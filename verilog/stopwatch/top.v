==> flow/design.v <==
module count1(clk,rst,LS,HS);
	input clk,rst;
	output [3:0]HS,LS;
	reg [3:0]HS,LS;
	reg[26:0]tmp;
	always@(posedge clk)
	begin if(!rst)
					begin
					LS<=0;
					HS<=0;
					tmp<=0;
					end
			else
					tmp<=tmp+1;
					if(tmp==50000000)
					begin
					LS<=LS+1;
					if(LS==10)	
							begin
									HS<=HS+1;
									LS<=0;
					      end
					if(HS==6)
							begin
									HS<=0;
									LS<=0;
							end
					end
	end
endmodule				
module display(in,out);
input [3:0]in;
output [6:0]out;
wire[3:0]in;
reg [6:0]out;
always @( in)
begin 
		case(in)
		4'd0:out=7'b0111_111;
		4'd1:out=7'b0000_110;
		4'd2:out=7'b1011_011;
		4'd3:out=7'b1001_111;
		4'd4:out=7'b1100_110;
		4'd5:out=7'b1101_101;
		4'd6:out=7'b1111_101;
		4'd7:out=7'b0000_111;
		4'd8:out=7'b1111_111;
		4'd9:out=7'b1101_111;
		default:out=7'b1111_111;
		endcase
end
endmodule
module mux2(sel,in1,in2,out,outsel);
input [6:0]in1,in2;
input sel;
output [6:0]out;
output [1:0]outsel;
wire [6:0]in1,in2;
wire sel;
wire [6:0]out;
wire [1:0]outsel;
assign out=sel?in1:in2;     
assign outsel=sel?1:2;      
endmodule
module selgen(clk,rst,sel);
	input clk,rst;
	output sel;
	reg [20:0]tmp;
	reg sel;
	always @(posedge clk)
	begin	if(!rst)	
				begin
				tmp<=0;
				sel<=1;
				end
				else
				begin
						tmp<=tmp+1;
						if(tmp==500000)
		           						sel<=sel+1;
				end
    end
endmodule
module top(clk,rst,out,outsel);
input clk,rst;
output [6:0]out;
output [1:0]outsel;
wire [6:0]HS,LS;
wire [6:0]out1,out2;
wire sel;
count1 a1(clk,rst,LS,HS);   
display  a2(LS,out1);     
display  a3(HS,out2);
selgen   a4(clk,rst,sel);
mux2  a5(out1,out2,sel,out,outsel);
endmodule
* Reports on top
Tool output for the design above, in the order of the flow. Lines are those of the file above, counted from 1. Library cell names are shortened. A cell with - has no value.
Inputs: design top top, clock input clk, cell library sky130hd, timing corner tt_025C_1v80

* Word-level counts
Source: Yosys, flattened and elaborated, memories not mapped. Widths are those after wreduce. Print and check cells do not count. Equal cells are merged and count once. Memory sizes are those after Yosys's memory passes, which may raise the word count (mostly to a power of two), join words into wider ones and drop unused or constant bits.
Bit counts: word width x clocked read ports 14, elaborated cells 28, input bits 2, memories kept 2, flip-flop bits (word level) 57, bits in read-only memories 224
Memories:
- (name not given) | words 16, width 7, read ports 1, write ports 0, line 38 | case(in)
- (name not given) | words 16, width 7, read ports 1, write ports 0, line 38
Operators by class: muxes and demuxes 11, $add $sub $neg 5, equal/unequal tests 5
Operators by type and width (count):
- 4-bit 2-to-1 mux | 9
- 27-bit by 1-bit adder with 27-bit output with constant B | 1
- 27-bit by 26-bit equality test with 1-bit output with constant B | 1
- 21-bit by 1-bit adder with 21-bit output with constant B | 1
- 21-bit by 19-bit equality test with 1-bit output with constant B | 1
- 4-bit by 1-bit adder with 4-bit output with constant B | 2
- 7-bit 2-to-1 mux | 1
- 4-bit by 3-bit equality test with 1-bit output with constant B | 1
- 4-bit equality test with constant B | 1
- 2-bit by 1-bit != test with 1-bit output with constant B | 1
- 2-bit 2-to-1 mux | 1
- 1-bit adder with constant B | 1

* Depth
Depth = most cells in a row (Yosys ltp): at word level without a register or memory, in the mapped netlist without a sequential cell, where the memories' decode and read muxes count.
Depth: depth in word-level cells 5, ABC_AREA 0, gate-level depth with buffers 11

* After synthesis
Source: synth_stat.txt of the flow (Yosys; design flattened, memories mapped). It holds for the ABC_AREA given above (unset counts as 0); a run with the other value may have another netlist. The area totals of this step are shown rounded.
Synthesis totals: mapped area 3251 um^2, mapped flip-flops 65, sequential part of the area 1341 um^2, buffers 7, cells in the netlist 345
Cells by type:
- dfxtp_1 | count 61, total area 1.22E+03 um^2
- and2_1 | count 46, total area 287.776 um^2
- xor2_1 | count 22, total area 192.685 um^2
- xnor2_1 | count 21, total area 183.926 um^2
- ha_1 | count 13, total area 162.656 um^2
- edfxtp_1 | count 4, total area 120.115 um^2
- nand3_1 | count 21, total area 105.101 um^2
- nand4_1 | count 15, total area 93.84 um^2
- nor2_1 | count 20, total area 75.072 um^2
- nand2_1 | count 17, total area 63.811 um^2
- inv_1 | count 16, total area 60.058 um^2
- and3_1 | count 8, total area 50.048 um^2
- nand2b_1 | count 8, total area 50.048 um^2
- nor2b_1 | count 8, total area 50.048 um^2
- and4_1 | count 5, total area 43.792 um^2
- or3_1 | count 6, total area 37.536 um^2
- a21boi_0 | count 4, total area 30.029 um^2
- nand3b_1 | count 4, total area 30.029 um^2
Not listed: further types 26, cells in them 46. The figures by module come from a second, unflattened synthesis with its own total; it is not the netlist above.
Unflattened totals: cells (unflattened synthesis) 366, area total of the unflattened synthesis 3241 um^2
Each row is one instance without its submodules.
Modules:
- count1 | cells 195, area 1724 um^2, instances 1
- selgen | cells 114, area 1022 um^2, instances 1
- display | cells 23, area 181.4 um^2, instances 2
- mux2 | cells 10, area 127.6 um^2, instances 1
- top | cells 1, area 3.8 um^2, instances 1

* Worst setup path after synthesis
OpenSTA on the mapped netlist: ideal clock, no wires. The path of least setup slack (recovery checks aside). Input and output delay are each 20% of the period. Register names are those of the netlist, which keeps one name where synthesis merged equal registers.
Timing path post-synthesis: kind reg-to-reg, start point register a1.LS[0], end point register (name not given), arrival time 2.424 ns, driving pins on the path 11, path delay 2.551 ns, buffers on the path 0, clock period 2.45 ns, required time 2.323 ns, library setup time 0.127 ns, slack -0.101 ns, synthesis period reached 2.551 ns
"path delay" is the arrival time less input delay plus setup time. "driving pins on the path" counts driving pins, that of a launching flip-flop among them; a cell with two outputs on the path counts twice. "synthesis period reached" = period - worst setup slack (recovery checks aside). The figure is calculated, with input and output delays left at 20% of the set period. The rows between start and end are the longest chain of elaborated cells between them; the timing report does not say that the signal goes this way. Where chains are equally long, one stands for them. A line is the first line of the expression or statement that the cell stems from. Yosys adds cells for indexed reads and writes and turns some case tables into memories. A register here has more assigning lines than the two given.
On the way, post-synthesis: path through edfxtp_1 inv_1 ha_1 nand3b_1 and2_1 or3_4 nand3_1 o31a_1 inv_1 ha_1 or3_1, cells in the longest elaborated chain 4
Ends and longest elaborated chain, post-synthesis:
- start, declared | line 3 | output [3:0]HS,LS;
- start, assigned | line 9 | LS<=0;
- start, assigned | line 17 | LS<=LS+1;
- 4-bit equality test | line 18 | if(LS==10)
- 4-bit 2-to-1 mux | line 18
- 4-bit 2-to-1 mux | line 23 | if(HS==6)
- 4-bit 2-to-1 mux | line 15 | if(tmp==50000000)

* Path in the finished layout
From the final timing report of record 1: the path of least setup slack in the routed layout; clock arrival at registers is part of the times.
Timing path post-layout: kind reg-to-reg, start point register a1.tmp[0], end point register (name not given), clock period 1.9 ns, buffers on the path 0, required time 2.12 ns, driving pins on the path 11, arrival time 2.52 ns, library setup time 0.12 ns, slack -0.41 ns
The rows between start and end are the longest chain of elaborated cells between them; the timing report does not say that the signal goes this way. Where chains are equally long, one stands for them.
On the way, post-layout: path through dfxtp_2 inv_2 ha_1 and4b_1 nand3_2 or3_4 nand3_2 o31a_1 inv_2 ha_4 or3_1, cells in the longest elaborated chain 2
Ends and longest elaborated chain, post-layout:
- start, declared | line 5 | reg[26:0]tmp;
- start, assigned | line 11 | tmp<=0;
- start, assigned | line 14 | tmp<=tmp+1;
- 27-bit by 26-bit equality test with 1-bit output | line 15 | if(tmp==50000000)
- 4-bit 2-to-1 mux | line 15

Subject: top on sky130hd, stored results

Hello all,

Settings and measured results of 2 stored flow runs for module top (sky130hd), not sorted in any way. The constraints put input and output delay at 20% of the set period each and load the outputs with 0.01 pF.
"period reached" means the clock period less the worst setup slack. The figure is calculated, with input and output delays left at 20% of the set period.
"worst setup path time" is the time allowed to the run's worst setup path (the clock period less input and output delay, where it has them) less its slack. Clock arrival times count: a late capture clock shortens it, a late launch clock lengthens it.
"power consumption" is the tool's figure for a default switching activity; nothing was simulated.
Results are given in rounded form.

[record 1] flow files
==> flow/run.sh <==
#!/bin/bash
# the make line also repeats the synthesis and layout settings of config.mk as NAME=value (left out here)
make -C /OpenROAD-flow-scripts/flow DESIGN_CONFIG=/design/flow/config.mk WORK_HOME=/design/flow/orfs CLKGATE_MAP_FILE= finish
==> flow/config.mk <==
export PLATFORM = sky130hd
export DESIGN_NAME = top
export DESIGN_NICKNAME = top
export VERILOG_FILES = /design/flow/design.v
export SDC_FILE = /design/flow/constraint.sdc
export NUM_CORES = 4
export LEC_CHECK = 0
export ABC_AREA = 0
export CAP_MARGIN = 20
export CELL_PAD_IN_SITES_GLOBAL_PLACEMENT = 3
export CORE_MARGIN = 7
export CORE_UTILIZATION = 26
export CTS_CLUSTER_SIZE = 29
export MIN_ROUTING_LAYER = met2
export PLACE_DENSITY_LB_ADDON = 0.17
export SLEW_MARGIN = 20
==> flow/constraint.sdc <==
create_clock -name core_clock -period 1.9 [get_ports {clk}]
set_input_delay 0.3800 -clock core_clock [delete_from_list [all_inputs] [get_ports {clk}]]
set_output_delay 0.3800 -clock core_clock [all_outputs]
set_load 0.01 [all_outputs]

[record 1] result: total negative slack on setup checks -2.391 ns; final utilization 0.381; synthesis area 3251 um^2; period reached 2.309 ns; power consumption 3121 µW; standard-cell area of the final layout 4619 um^2; setup slack of the worst path -0.409 ns; worst hold slack after layout 0.469 ns; worst setup path time 2.31 ns; kind of the worst setup path reg-to-reg; area inside the die boundary 15830 um^2

[record 2] flow files
==> flow/run.sh <==
#!/bin/bash
# the make line also repeats the synthesis and layout settings of config.mk as NAME=value (left out here)
make -C /OpenROAD-flow-scripts/flow DESIGN_CONFIG=/design/flow/config.mk WORK_HOME=/design/flow/orfs CLKGATE_MAP_FILE= finish
==> flow/config.mk <==
export PLATFORM = sky130hd
export DESIGN_NAME = top
export DESIGN_NICKNAME = top
export VERILOG_FILES = /design/flow/design.v
export SDC_FILE = /design/flow/constraint.sdc
export NUM_CORES = 4
export LEC_CHECK = 0
export ABC_AREA = 0
export CAP_MARGIN = 20
export CELL_PAD_IN_SITES_DETAIL_PLACEMENT = 1
export CORE_ASPECT_RATIO = 1.02
export CORE_MARGIN = 2
export CORE_UTILIZATION = 55
export CTS_CLUSTER_DIAMETER = 93
export MAX_ROUTING_LAYER = met4
export MIN_ROUTING_LAYER = met2
export PLACE_DENSITY_LB_ADDON = 0.1
export SLEW_MARGIN = 20
==> flow/constraint.sdc <==
create_clock -name core_clock -period 4.2 [get_ports {clk}]
set_input_delay 0.8400 -clock core_clock [delete_from_list [all_inputs] [get_ports {clk}]]
set_output_delay 0.8400 -clock core_clock [all_outputs]
set_load 0.01 [all_outputs]

[record 2] result: total negative slack on setup checks 0.000 ns; final utilization 0.629; synthesis area 3251 um^2; period reached 2.984 ns; power consumption 1222 µW; standard-cell area of the final layout 3612 um^2; setup slack of the worst path 1.216 ns; worst hold slack after layout 0.476 ns; worst setup path time 2.98 ns; kind of the worst setup path reg-to-reg; area inside the die boundary 6541 um^2

Thanks
