==> flow/design.v <==
module time5(clk,rst,en5,fin5);
input clk,rst,en5;
output fin5;
reg fin5;
reg [40:0]tmp;
always @(posedge clk)
begin	if(!rst||!en5)  begin
					           tmp<=0;
					           fin5<=0;
					           end
			else begin
					tmp<=tmp+1;
					if(tmp==50000000)
							begin
							fin5<=1;
							tmp<=0;
							end
					end
end
endmodule
* Tool chain data of time5
What the tools print for time5, step after step.
Line numbers count from 1 in the design file above.
Operators carry their Yosys type and port widths (W data, S select, Z words).
A cell with -- has no value.
- Top module :: time5
- Clock :: clk
- Standard-cell library :: sky130hd
- Library corner :: tt_025C_1v80

* After elaboration
Yosys after proc, flatten, opt, wreduce and memory -nomap, before mapping. Enables and synchronous resets that opt folds into registers are not counted as muxes. Memory bits, and registers merged into a memory's read port (data or address), are not among the register bits. Print and check cells are not counted. Equal cells are merged and count once.
- Bits in registers :: 42
- Bits in latches :: 0
- RAM bits :: 0
- Memory bits (read-only) :: 0
- Clocked read ports x word width :: 0
- Memory cells :: 0
- Output and inout port bits :: 1
- Elaborated cells :: 8
- $add $sub $neg :: 1
- $mul :: 0
- Divide/modulo/power cells :: 0
- Magnitude comparators :: 0
- Eq/ne operators :: 1
- Shift-type cells :: 0
- Mux-type cells :: 0
- Bitwise gates (word level) :: 0
- Reductions and logical operators :: 4
** Operators with widths (number)
- $add A41 B1 Y41 const B :: 1
- $eq A41 B26 Y1 const B :: 1
- $logic_not A1 Y1 :: 2
- $reduce_or A2 Y1 :: 1
- $logic_or A1 B1 Y1 :: 1

* Depth
Longest topological path by Yosys (ltp), each cell counted once; first at word level (registers and memories cut), then after technology mapping (sequential cells cut; the memories' decode and read muxes count).
- Depth after elaboration :: 3
- ABC_AREA :: 0
- Mapped depth :: 8

* Synthesis result
The flow's flattened synthesis, as Yosys stat reports it; memories are mapped. The netlist is that of the ABC_AREA named above (0 if unset); the other value can give another one.
- Cells in the netlist :: 237
- Chip area (Yosys) :: 2034.5 sq um
- Area of sequential cells :: 840.8 sq um
- Flip-flop cells :: 42
- Buffers :: 11
** Cells by type (number)
- sky130_fd_sc_hd__dfxtp_1 :: 42
- sky130_fd_sc_hd__xnor2_1 :: 19
- sky130_fd_sc_hd__nor2_1 :: 42
- sky130_fd_sc_hd__xor2_1 :: 18
- sky130_fd_sc_hd__nand4_1 :: 19
- sky130_fd_sc_hd__nor4_1 :: 16
- sky130_fd_sc_hd__nand3_1 :: 19
- sky130_fd_sc_hd__and4_1 :: 5
- sky130_fd_sc_hd__nand2_1 :: 10
- sky130_fd_sc_hd__clkbuf_1 :: 9
- sky130_fd_sc_hd__nor4b_1 :: 3
- sky130_fd_sc_hd__and3_1 :: 4
- sky130_fd_sc_hd__ha_1 :: 2
- sky130_fd_sc_hd__nor3_1 :: 5
- sky130_fd_sc_hd__nand4_4 :: 1
- sky130_fd_sc_hd__and2_1 :: 3
- sky130_fd_sc_hd__inv_1 :: 4
- sky130_fd_sc_hd__buf_6 :: 1
Not listed: further types 14, cells in them 15.

* Worst setup path after synthesis
OpenSTA on the mapped netlist: ideal clock, no wires. The path of least setup slack (recovery checks aside). Input and output delay are each 20% of the period. Register names are those of the netlist, which keeps one name where synthesis merged equal registers.
- Kind :: register to register
- Start :: register tmp[0]
- End :: register tmp[40]
- Period :: 2.38 ns
- Library setup time :: 0.071 ns
- Time at the first pin :: 0.000 ns
- Data arrival time :: 2.099 ns
- Required time :: 2.309 ns
- Setup slack :: 0.211 ns
- Delay of the path :: 2.170 ns
- Driving pins on the path :: 8
- Path buffers :: 1
- Synthesis period reached :: 2.169 ns
"delay of the path" = arrival - input delay + setup time.
"driving pins on the path": output pins that drive a net of the path, with the launching flip-flop's if there is one; two outputs of one cell count as two.
"synthesis period reached" = period - worst setup slack (recovery checks aside). The figure is calculated, with input and output delays left at 20% of the set period.
Between the ends stands the longest chain of elaborated cells between them, by number of cells; it is not shown to be the way that was timed. Of several equally long chains one is given.
Each line given opens the expression or statement behind the cell; cells for indexed reads and writes are added by Yosys, which also makes memories of some case tables.
At most two assigning lines are given for a register; there are more.
- Cells stage by stage :: sky130_fd_sc_hd__dfxtp_1 -> sky130_fd_sc_hd__ha_1 -> sky130_fd_sc_hd__nand3_1 -> sky130_fd_sc_hd__or4_4 -> sky130_fd_sc_hd__buf_6 -> sky130_fd_sc_hd__or3_4 -> sky130_fd_sc_hd__or3_1 -> sky130_fd_sc_hd__a21oi_1
- Cells in the longest elaborated chain :: 2
- Elaborated cells between the ends (all ways) :: 3
- Source lines of those cells :: 2
- Classes of those cells :: add/sub: 1; eq/ne: 1; reduce/logical: 1
** Ends and longest elaborated chain, after synthesis
- start: declaration :: RTL line 5 : reg [40:0]tmp;
- start: assignment :: RTL line 8 : tmp<=0;
- start: assignment :: RTL line 12 : tmp<=tmp+1;
- $eq A41 B26 Y1 :: RTL line 13 : if(tmp==50000000)
- $reduce_or A2 Y1
- end: assignment :: RTL line 12
- end: assignment :: RTL line 16 : tmp<=0;
- end: declaration :: RTL line 5

* Timing after layout
Path of least setup slack in the final report of run 1 (OpenROAD, finished layout, wires in). Where an end is a register, its clock arrival counts in the times.
- Kind :: register to register
- Start :: register tmp[2]
- End :: register tmp[22]
- Period :: 3.65 ns
- Library setup time :: 0.10 ns
- Time at the first pin :: 0.29 ns
- Data arrival time :: 2.56 ns
- Required time :: 3.83 ns
- Setup slack :: 1.27 ns
- Driving pins on the path :: 7
- Path buffers :: 1
Between the ends stands the longest chain of elaborated cells between them, by number of cells; it is not shown to be the way that was timed. Of several equally long chains one is given.
At most two assigning lines are given for a register; there are more.
- Cells stage by stage :: sky130_fd_sc_hd__dfxtp_1 -> sky130_fd_sc_hd__nor4_1 -> sky130_fd_sc_hd__nand4_1 -> sky130_fd_sc_hd__nor4_1 -> sky130_fd_sc_hd__nand3b_1 -> sky130_fd_sc_hd__buf_4 -> sky130_fd_sc_hd__nor2_1
- Cells in the longest elaborated chain :: 2
- Elaborated cells between the ends (all ways) :: 3
- Source lines of those cells :: 2
- Classes of those cells :: add/sub: 1; eq/ne: 1; reduce/logical: 1
** Ends and longest elaborated chain, after layout
- start: declaration :: RTL line 5 : reg [40:0]tmp;
- start: assignment :: RTL line 8 : tmp<=0;
- start: assignment :: RTL line 12 : tmp<=tmp+1;
- $eq A41 B26 Y1 :: RTL line 13 : if(tmp==50000000)
- $reduce_or A2 Y1
- end: assignment :: RTL line 12
- end: assignment :: RTL line 16 : tmp<=0;
- end: declaration :: RTL line 5

Add stored flow runs of time5

Module time5, platform sky130hd: 2 stored runs of the flow (Yosys, OpenROAD) with differing settings, in no particular order. Input and output delays are each 20% of the period that was set; the output load is 0.01 pF.
By "period achieved" is meant the clock period of the run minus its worst setup slack. This is arithmetic on one report: input and output delays are still those of the set period (20% each).
"time of the worst setup path" = time allowed to the worst setup path (clock period - input delay - output delay, where it has them) - its slack; a late launch clock adds to it, a late capture clock takes from it.
"total power after layout": no workload was simulated; the value follows from the tool's default switching activity.

** Run 1
- Settings :: period_ns=3.65; CAP_MARGIN=20; CORE_MARGIN=2; CORE_UTILIZATION=40; SLEW_MARGIN=20
- Synthesis area :: 2034.5 sq um
- Period achieved :: 2.377 ns
- Summed negative setup slack :: 0.000 ns
- Worst setup slack after layout :: 1.273 ns
- Total power after layout :: 778 uW
- Die footprint :: 5672.4 sq um
- Utilization :: 0.459
- Time of the worst setup path :: 2.38 ns
- Worst setup path kind :: register to register

** Run 2
- Settings :: period_ns=3.19; CORE_UTILIZATION=31; SETUP_SLACK_MARGIN=0.56; PLACE_DENSITY=0.57; CORE_ASPECT_RATIO=1.17; CELL_PAD_IN_SITES_DETAIL_PLACEMENT=1; CTS_CLUSTER_SIZE=99; CAP_MARGIN=30; MAX_ROUTING_LAYER=met5; CORE_MARGIN=2; SLEW_MARGIN=20
- Synthesis area :: 2034.5 sq um
- Period achieved :: 2.312 ns
- Summed negative setup slack :: 0.000 ns
- Worst setup slack after layout :: 0.878 ns
- Total power after layout :: 953.8 uW
- Die footprint :: 7228.8 sq um
- Utilization :: 0.358
- Time of the worst setup path :: 2.31 ns
- Worst setup path kind :: register to register
