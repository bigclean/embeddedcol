==> flow/design.v <==
module time25(clk,rst,en25,fin25);
input clk,rst,en25;
output fin25;
reg fin25;
reg [40:0]tmp;
always @(posedge clk)
begin	if(!rst||!en25)    begin
					          tmp<=0;
					          fin25<=0;
								 end
			else begin
					tmp<=tmp+1;
					if(tmp==250000000)
							begin
							fin25<=1;
							tmp<=0;
							end
					end
end
endmodule
### Reports on time25

Tool output for the design above, in the order of the flow.
Lines are those of the file above, counted from 1.
Operators: Yosys type, input widths -> output width; for muxes data width and select width s.
Cell names lack the library's common part.
A cell with -- has no value.

| inputs | value |
|---|---|
| top module | time25 |
| clock | clk |
| cell library | sky130hd |
| timing corner | tt_025C_1v80 |

### Word level

Counts by Yosys on the flattened word-level netlist (proc, flatten, opt, wreduce; memories kept). Register bits leave out memories and registers merged into their read ports (data or address); mux counts leave out enables and synchronous resets folded into registers. Print and check cells are left out. Cells with the same type and inputs are merged into one.

| word-level totals | value |
|---|---|
| output and inout port bits | 1 |
| bits of input ports | 3 |
| elaborated cells | 8 |
| bits in registers | 42 |

| operators by class | value |
|---|---|
| reduce/logical cells | 4 |
| add/subtract/negate cells | 1 |
| equality and inequality tests | 1 |

Operators by type and width:

| operator | number |
|---|---|
| $add 41x1->41 const B | 1 |
| $eq 41x28->1 const B | 1 |
| $logic_not 1->1 | 2 |
| $reduce_or 2->1 | 1 |
| $logic_or 1x1->1 | 1 |

### Logic depth

Depth = most cells in a row (Yosys ltp): at word level without a register or memory, in the mapped netlist without a sequential cell, where the memories' decode and read muxes count.

| logic depth | value |
|---|---|
| word-level depth | 3 |
| ABC_AREA | 0 |
| mapped depth | 8 |

### After synthesis

Source: synth_stat.txt of the flow (Yosys; design flattened, memories mapped). It holds for the ABC_AREA given above (unset counts as 0); a run with the other value may have another netlist.
Totals and module areas in this step are rounded.

| mapped netlist | value |
|---|---|
| sequential area | 841 sq um |
| mapped flip-flops | 42 |
| cell area after synthesis | 1980 sq um |
| standard cells after synthesis | 235 |
| buffers | 10 |

Cell types:

| type | number | area in all (sq um) |
|---|---|---|
| dfxtp_1 | 42 | 840.806 |
| xnor2_1 | 24 | 210.202 |
| nor2_1 | 39 | 146.39 |
| xor2_1 | 9 | 78.826 |
| nor4_1 | 11 | 68.816 |
| nand4_1 | 10 | 62.56 |
| nand3_1 | 12 | 60.058 |
| nor3_1 | 12 | 60.058 |
| nand2_1 | 15 | 56.304 |
| and4_1 | 6 | 52.55 |
| or3_1 | 8 | 50.048 |
| and3_1 | 6 | 37.536 |
| a21oi_1 | 6 | 30.029 |
| clkbuf_1 | 7 | 26.275 |
| inv_1 | 7 | 26.275 |
| ha_1 | 2 | 25.024 |
| o21ai_0 | 5 | 25.024 |
| nand4_4 | 1 | 21.27 |

Not listed: further types 12, cells in them 13.

### Worst setup path after synthesis

Source: OpenSTA report_checks on the synthesized netlist (no wires, ideal clock, input and output delay 20% of the period each), path of least setup slack; recovery checks are left aside. Register names are those of the netlist, which keeps one name where synthesis merged equal registers.

| path after synthesis | value |
|---|---|
| path type | reg-to-reg |
| start point | reg tmp[0] |
| end point | reg tmp[34] |
| setup slack | 0.270 ns |
| setup time | 0.071 ns |
| arrival | 1.750 ns |
| stages on the path | 8 |
| time at the first pin | 0.000 ns |
| delay of the path | 1.821 ns |
| period | 2.09 ns |
| synthesis period reached | 1.82 ns |

"delay of the path" = arrival - input delay + setup time.
"stages on the path": output pins that drive a net of the path, with the launching flip-flop's if there is one; two outputs of one cell count as two.
"synthesis period reached" is the clock period less the worst setup slack; recovery checks do not enter. This is arithmetic on one report: input and output delays are still those of the set period (20% each).
The rows between start and end are the longest chain of elaborated cells between them; the timing report does not say that the signal goes this way. Where chains are equally long, one stands for them.
A line is the first line of the expression or statement that the cell stems from. Yosys adds cells for indexed reads and writes and turns some case tables into memories.
A register here has more assigning lines than the two given.

| between the ends, after synthesis | value |
|---|---|
| path through | dfxtp_1 > ha_1 > and3_1 > nand3_1 > or3_1 > clkbuf_2 > or3_1 > a21oi_1 |
| cells in the longest elaborated chain | 2 |
| elaborated cells on any way between the ends | 3 |
| source lines of those cells | 2 |
| those cells by class | add/sub (1); eq/ne (1); reduce/logical (1) |

RTL lines, path after synthesis:

| what | RTL line | source |
|---|---|---|
| start: declaration | 5 | `reg [40:0]tmp;` |
| start: assignment | 8 | `tmp<=0;` |
| start: assignment | 12 | `tmp<=tmp+1;` |
| $eq 41x28->1 | 13 | `if(tmp==250000000)` |
| $reduce_or 2->1 | -- |  |
| end: assignment | 12 |  |
| end: assignment | 16 | `tmp<=0;` |
| end: declaration | 5 |  |

### Path in the finished layout

From the final timing report of record 1: the path of least setup slack in the routed layout; clock arrival at registers is part of the times.

| path after layout | value |
|---|---|
| path type | reg-to-reg |
| start point | reg tmp[0] |
| end point | reg tmp[34] |
| setup time | 0.07 ns |
| setup slack | 1.26 ns |
| arrival | 2.49 ns |
| time at the first pin | 0.30 ns |
| period | 3.53 ns |
| stages on the path | 8 |

The rows between start and end are the longest chain of elaborated cells between them; the timing report does not say that the signal goes this way. Where chains are equally long, one stands for them.
A register here has more assigning lines than the two given.

| between the ends, after layout | value |
|---|---|
| path through | dfxtp_1 > ha_1 > and3_1 > nand3_1 > buf_4 > or3_1 > or3_1 > a21oi_1 |
| cells in the longest elaborated chain | 2 |
| elaborated cells on any way between the ends | 3 |
| source lines of those cells | 2 |
| those cells by class | add/sub (1); eq/ne (1); reduce/logical (1) |

RTL lines, path after layout:

| what | RTL line | source |
|---|---|---|
| start: declaration | 5 | `reg [40:0]tmp;` |
| start: assignment | 8 | `tmp<=0;` |
| start: assignment | 12 | `tmp<=tmp+1;` |
| $eq 41x28->1 | 13 | `if(tmp==250000000)` |
| $reduce_or 2->1 | -- |  |
| end: assignment | 12 |  |
| end: assignment | 16 | `tmp<=0;` |
| end: declaration | 5 |  |

Ticket comment

time25 through Yosys and OpenROAD on sky130hd: 2 stored runs, unordered, with their settings and measured results. The constraints put input and output delay at 20% of the set period each and load the outputs with 0.01 pF.
"period reached" = clock period - worst setup slack. The figure is calculated, with input and output delays left at 20% of the set period.
"worst setup path time" means the part of the period allowed to the worst setup path (the constraints hold back 20% at inputs and 20% at outputs) less its slack; where the path has registers, the arrival times of their clocks count too.
"power consumption": no workload was simulated; the value follows from the tool's default switching activity.
The results are shown rounded.
Settings: . = not set for that run.

| stored run | period_ns | CORE_UTILIZATION | PLACE_DENSITY_LB_ADDON | CORE_ASPECT_RATIO | CORE_MARGIN | CELL_PAD_IN_SITES_GLOBAL_PLACEMENT | CELL_PAD_IN_SITES_DETAIL_PLACEMENT | TNS_END_PERCENT | GPL_TIMING_DRIVEN | CTS_CLUSTER_SIZE | MIN_ROUTING_LAYER | CAP_MARGIN | SLEW_MARGIN | SETUP_SLACK_MARGIN | ABC_AREA | GPL_ROUTABILITY_DRIVEN | CTS_CLUSTER_DIAMETER | overall die area (sq um) | period reached (ns) | post-route worst hold slack (ns) | total negative setup slack (ns) | power consumption (mW) | final utilization (%) | chip area after synthesis (Yosys) (sq um) | worst setup path time (ns) | class of the worst setup path | standard-cell area after routing (sq um) | setup slack of the worst path (ns) |
|---|---|---|---|---|---|---|---|---|---|---|---|---|---|---|---|---|---|---|---|---|---|---|---|---|---|---|---|---|
| record 1 | 3.53 | 22 | 0.25 | 0.88 | 4 | 2 | 0 | 90 | 1 | 15 | met2 | 20 | 20 | . | . | . | . | 10600 | 2.265 | 0.475 | 0.000 | 0.864 | 25.6 | 1980 | 2.27 | reg-to-reg | 2240 | 1.26 |
| record 2 | 1.42 | 20 | 0.04 | 1.61 | 4 | 2 | . | . | . | 25 | . | 20 | 20 | -0.03 | 0 | 0 | 379 | 11600 | 1.771 | 0.458 | -13.7 | 2.42 | 31.2 | 1980 | 1.77 | reg-to-reg | 2980 | -0.351 |
